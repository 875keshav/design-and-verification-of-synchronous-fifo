==> flow/design.v <==
`timescale 1ns / 1ps
module Syn_FIFO(clk,rst, wr_en, rd_en, data_in, data_out, full, empty);
input clk;
input rst;
input wr_en;
input rd_en;
input [7:0] data_in;
output reg[7:0] data_out=0; 
output reg full =0, empty=1;
reg [3:0] wr_ptr = 1'b0;
reg [3:0] rd_ptr = 1'b0;
reg [4:0] count = 1'b0;  
reg [7:0] FIFO_Mem [15:0];  
always@ (count)
begin
full = (count == 16) ? 1'b1 : 1'b0;
empty = (count == 0) ? 1'b1 : 1'b0;
end
always@ (posedge clk or posedge rst)
if (rst == 1'b1)
begin
wr_ptr <= 1'b0;
end
else if ( (wr_en == 1'b1) && (!full) )
begin
FIFO_Mem [wr_ptr] <= data_in;
data_out <= 0;
wr_ptr <= wr_ptr+1;
end
always@ (posedge clk, posedge rst)
if (rst == 1'b1)
begin
rd_ptr <= 0;
data_out <=0;
end
else if ((rd_en == 1'b1) && (!empty) )
begin
data_out <= FIFO_Mem [rd_ptr];
rd_ptr <= rd_ptr+1;
end
always@ (posedge clk, posedge rst)
if (rst == 1'b1 )
begin
count <= 5'd0;
end
else 
begin
case ( {wr_en, rd_en} )
2'b00 : count <= count; 
2'b01 : count <= (empty) ? count : count-1; 
2'b10 : count <= (full) ? count : count+1; 
2'b11 : begin
        if (full == 0 && empty == 0)  count <= count;
        else if (full == 0 && empty == 1) count <= count+1;
        else if (full == 1 && empty == 0) count <= count-1;
        end 
default : count <= count;
endcase
end
endmodule
interface FIFO_intf;
logic clk;
logic rst;
logic wr_en;
logic rd_en;
logic [7:0] data_in;
logic [7:0] data_out;
logic full;
logic empty;
endinterface
# == Tool chain data of Syn_FIFO ==
# Tool output for the design above, in the order of the flow.
# Lines are those of the file above, counted from 1.
# Operators: Yosys type, input widths -> output width; for muxes data width and select width s.
# A cell with -- has no value.
# design
design,Syn_FIFO
clock_port,clk
lib,sky130hd
pvt_corner,tt_025C_1v80

# == Word-level counts ==
# Counts by Yosys on the flattened word-level netlist (proc, flatten, opt, wreduce). Print and check cells are left out. Cells with the same type and inputs are merged into one.
# classes
n_mux,8
addsub,2
reduce_logical,6
equal,8
logic,2
# op_table
op,count
$mux 5,5
$pmux 5 s3,1
$ne 2x2->1 const B,3
$add 5x1->5 const B,1
$sub 5x1->5 const B,1
$eq 5x5->1 const B,1
$logic_not 5->1,1
$reduce_and 5->1,1
$eq 2x2->1 const B,2
$logic_and 1x1->1,3
$ne 3x3->1 const B,1
$reduce_bool 3->1,1
$not 1->1,2
$eq 2x1->1 const B,1
$mux 1,2
# bits
inputBits,12
elab_cells,27
ff_bits,5
output_inout_bits,10

# == Logic depth ==
# Longest topological path by Yosys (ltp), each cell counted once; first at word level (registers and memories cut), then after technology mapping (sequential cells cut; the memories' decode and read muxes count).
# logic_depth
depth_word,8
abc_area,0
mapped_depth,10
ltp_nobuf,10

# == Netlist ==
# Source: synth_stat.txt of the flow (Yosys; design flattened, memories mapped). It holds for the ABC_AREA given above (unset counts as 0); a run with the other value may have another netlist.
# by_type
cell_type,count,area_total_um2
sky130_fd_sc_hd__dfrtp_1,5,125.12
sky130_fd_sc_hd__buf_4,8,60.058
sky130_fd_sc_hd__ha_1,4,50.048
sky130_fd_sc_hd__o22ai_4,1,20.019
sky130_fd_sc_hd__nor3b_4,1,18.768
sky130_fd_sc_hd__xnor2_1,2,17.517
sky130_fd_sc_hd__xor2_1,2,17.517
sky130_fd_sc_hd__a21oi_4,1,16.266
sky130_fd_sc_hd__inv_1,4,15.014
sky130_fd_sc_hd__nor2_2,2,12.512
sky130_fd_sc_hd__nand2_1,3,11.261
sky130_fd_sc_hd__mux2i_1,1,10.01
sky130_fd_sc_hd__nand3_1,2,10.01
sky130_fd_sc_hd__nand3_2,1,10.01
sky130_fd_sc_hd__a211o_1,1,8.758
sky130_fd_sc_hd__a21o_2,1,8.758
sky130_fd_sc_hd__a21oi_2,1,8.758
sky130_fd_sc_hd__a311oi_1,1,8.758
# Not listed: further types 17, cells in them 17.
# mapped
cells,58
sequential_area_um2,125.1
mapped_area_um2,529.3
ffs,5
buffers,9

# == Timing after synthesis ==
# Path of least setup slack by OpenSTA after synthesis, without wires, with an ideal clock, recovery checks aside; 20% of the period is set as input and as output delay. Where synthesis merged equal registers, the netlist keeps one of their names.
# synth_path
kind,register -> register
start,register count[0]
end,register count[2]
driving_pins,11
delay_ns,1.953
t_arrival_ns,1.827
path_buffers,0
setup_time_ns,0.126
required_ns,1.854
launch_ns,0.000
period_ns,1.98
path_slack_ns,0.027
period_less_setup_slack_ns,1.953
# "delay_ns" = arrival - input delay + setup time.
# "driving_pins" counts driving pins, that of a launching flip-flop among them; a cell with two outputs on the path counts twice.
# "period_less_setup_slack_ns" is the clock period less the worst setup slack; recovery checks do not enter. This is arithmetic on one report: input and output delays are still those of the set period (20% each).
# The rows between start and end are the longest chain of elaborated cells between them; the timing report does not say that the signal goes this way. Where chains are equally long, one stands for them.
# Each line given opens the expression or statement behind the cell; cells for indexed reads and writes are added by Yosys, which also makes memories of some case tables.
# At most two assigning lines are given for a register; there are more.
# synth_via
cell_sequence,sky130_fd_sc_hd__dfrtp_1 sky130_fd_sc_hd__inv_1 sky130_fd_sc_hd__ha_1 sky130_fd_sc_hd__nor2b_1 sky130_fd_sc_hd__nand2_2 sky130_fd_sc_hd__ha_1 sky130_fd_sc_hd__nand2_1 sky130_fd_sc_hd__o22ai_4 sky130_fd_sc_hd__a21oi_4 sky130_fd_sc_hd__nor2_2 sky130_fd_sc_hd__xor2_1
elab_chain_len,8
cells_between,22
cone_classes,add/sub: 2; eq/ne: 5; mux: 8; logic: 2; reduce/logical: 5
# synth_lines
item,line_no,source
from (decl),12,reg [4:0] count = 1'b0;
from (assign),49,2'b00 : count <= count;
from (assign),50,2'b01 : count <= (empty) ? count : count-1;
$logic_not 5->1,17,empty = (count == 0) ? 1'b1 : 1'b0;
$mux 1,17,
$not 1->1,55,else if (full == 1 && empty == 0) count <= count-1;
$logic_and 1x1->1,55,
$mux 5,55,
$mux 5,54,else if (full == 0 && empty == 1) count <= count+1;
$mux 5,53,if (full == 0 && empty == 0)  count <= count;
$pmux 5 s3,48,"case ( {wr_en, rd_en} )"
to (assign),49,
to (assign),50,
to (decl),12,

# == Timing after layout ==
# From the final timing report of entry B: the path of least setup slack in the routed layout; clock arrival at registers is part of the times.
# layout_path
kind,register -> output
start,register count[2]
end,output port full
output_delay_ns,0.41
period_ns,2.07
driving_pins,5
path_buffers,1
launch_ns,0.24
t_arrival_ns,1.39
path_slack_ns,0.27
required_ns,1.66
# The rows between start and end are the longest chain of elaborated cells between them; the timing report does not say that the signal goes this way. Where chains are equally long, one stands for them.
# At most two assigning lines are given for a register; there are more.
# layout_via
cell_sequence,sky130_fd_sc_hd__dfrtp_1 sky130_fd_sc_hd__nor2_4 sky130_fd_sc_hd__nand3_2 sky130_fd_sc_hd__inv_2 sky130_fd_sc_hd__dlygate4sd2_1
elab_chain_len,2
cells_between,2
lines_between,1
cone_classes,eq/ne: 1; mux: 1
# layout_lines
item,line_no,source
from (decl),12,reg [4:0] count = 1'b0;
from (assign),49,2'b00 : count <= count;
from (assign),50,2'b01 : count <= (empty) ? count : count-1;
$eq 5x5->1,16,full = (count == 16) ? 1'b1 : 1'b0;
$mux 1,16,
to (decl),9,"output reg full =0, empty=1;"

# Settings and measured results of 2 stored flow runs for module Syn_FIFO (sky130hd), not sorted in any way. The constraints put input and output delay at 20% of the set period each and load the outputs with 0.01 pF.
# "achieved_period_ns": clock period set for the run, less the worst setup slack. It is reckoned from that one timing run; input and output delays stay at 20% of the period that was set.
# "worst_setup_path_time_ns": the worst setup path's part of the clock period (all of it between registers, 20% less for each end at a port) less its slack. A launch clock that arrives late makes it longer, a capture clock that arrives late makes it shorter.
# "fin_power_mw": no workload was simulated; the value follows from the tool's default switching activity.
# Settings: . = not set for that run.
# Among the results, . means that no value is shown for the run.
run name,period_ns,CORE_UTILIZATION,SETUP_SLACK_MARGIN,PLACE_DENSITY_LB_ADDON,CORE_ASPECT_RATIO,CORE_MARGIN,CELL_PAD_IN_SITES_GLOBAL_PLACEMENT,TNS_END_PERCENT,ABC_AREA,GPL_ROUTABILITY_DRIVEN,CAP_MARGIN,MAX_ROUTING_LAYER,SLEW_MARGIN,die_footprint_um2,worst_setup_slack_ns,synthArea_um2,cell_area_final_um2,util_frac,achieved_period_ns,worst_setup_path_time_ns,critical_path_type,fin_power_mw
entry A,1.73,49,0.43,0.14,1.5,4,1,25,1,0,30,met5,20,.,.,.,.,.,.,.,.,.
entry B,2.07,40,0.14,.,.,2,.,.,.,.,20,.,20,1630.1,0.268,529.3,681.9,0.537,1.802,1.39,register -> output,0.8505
# Entry A: unfinished; error PDN-0185 in floorplanning
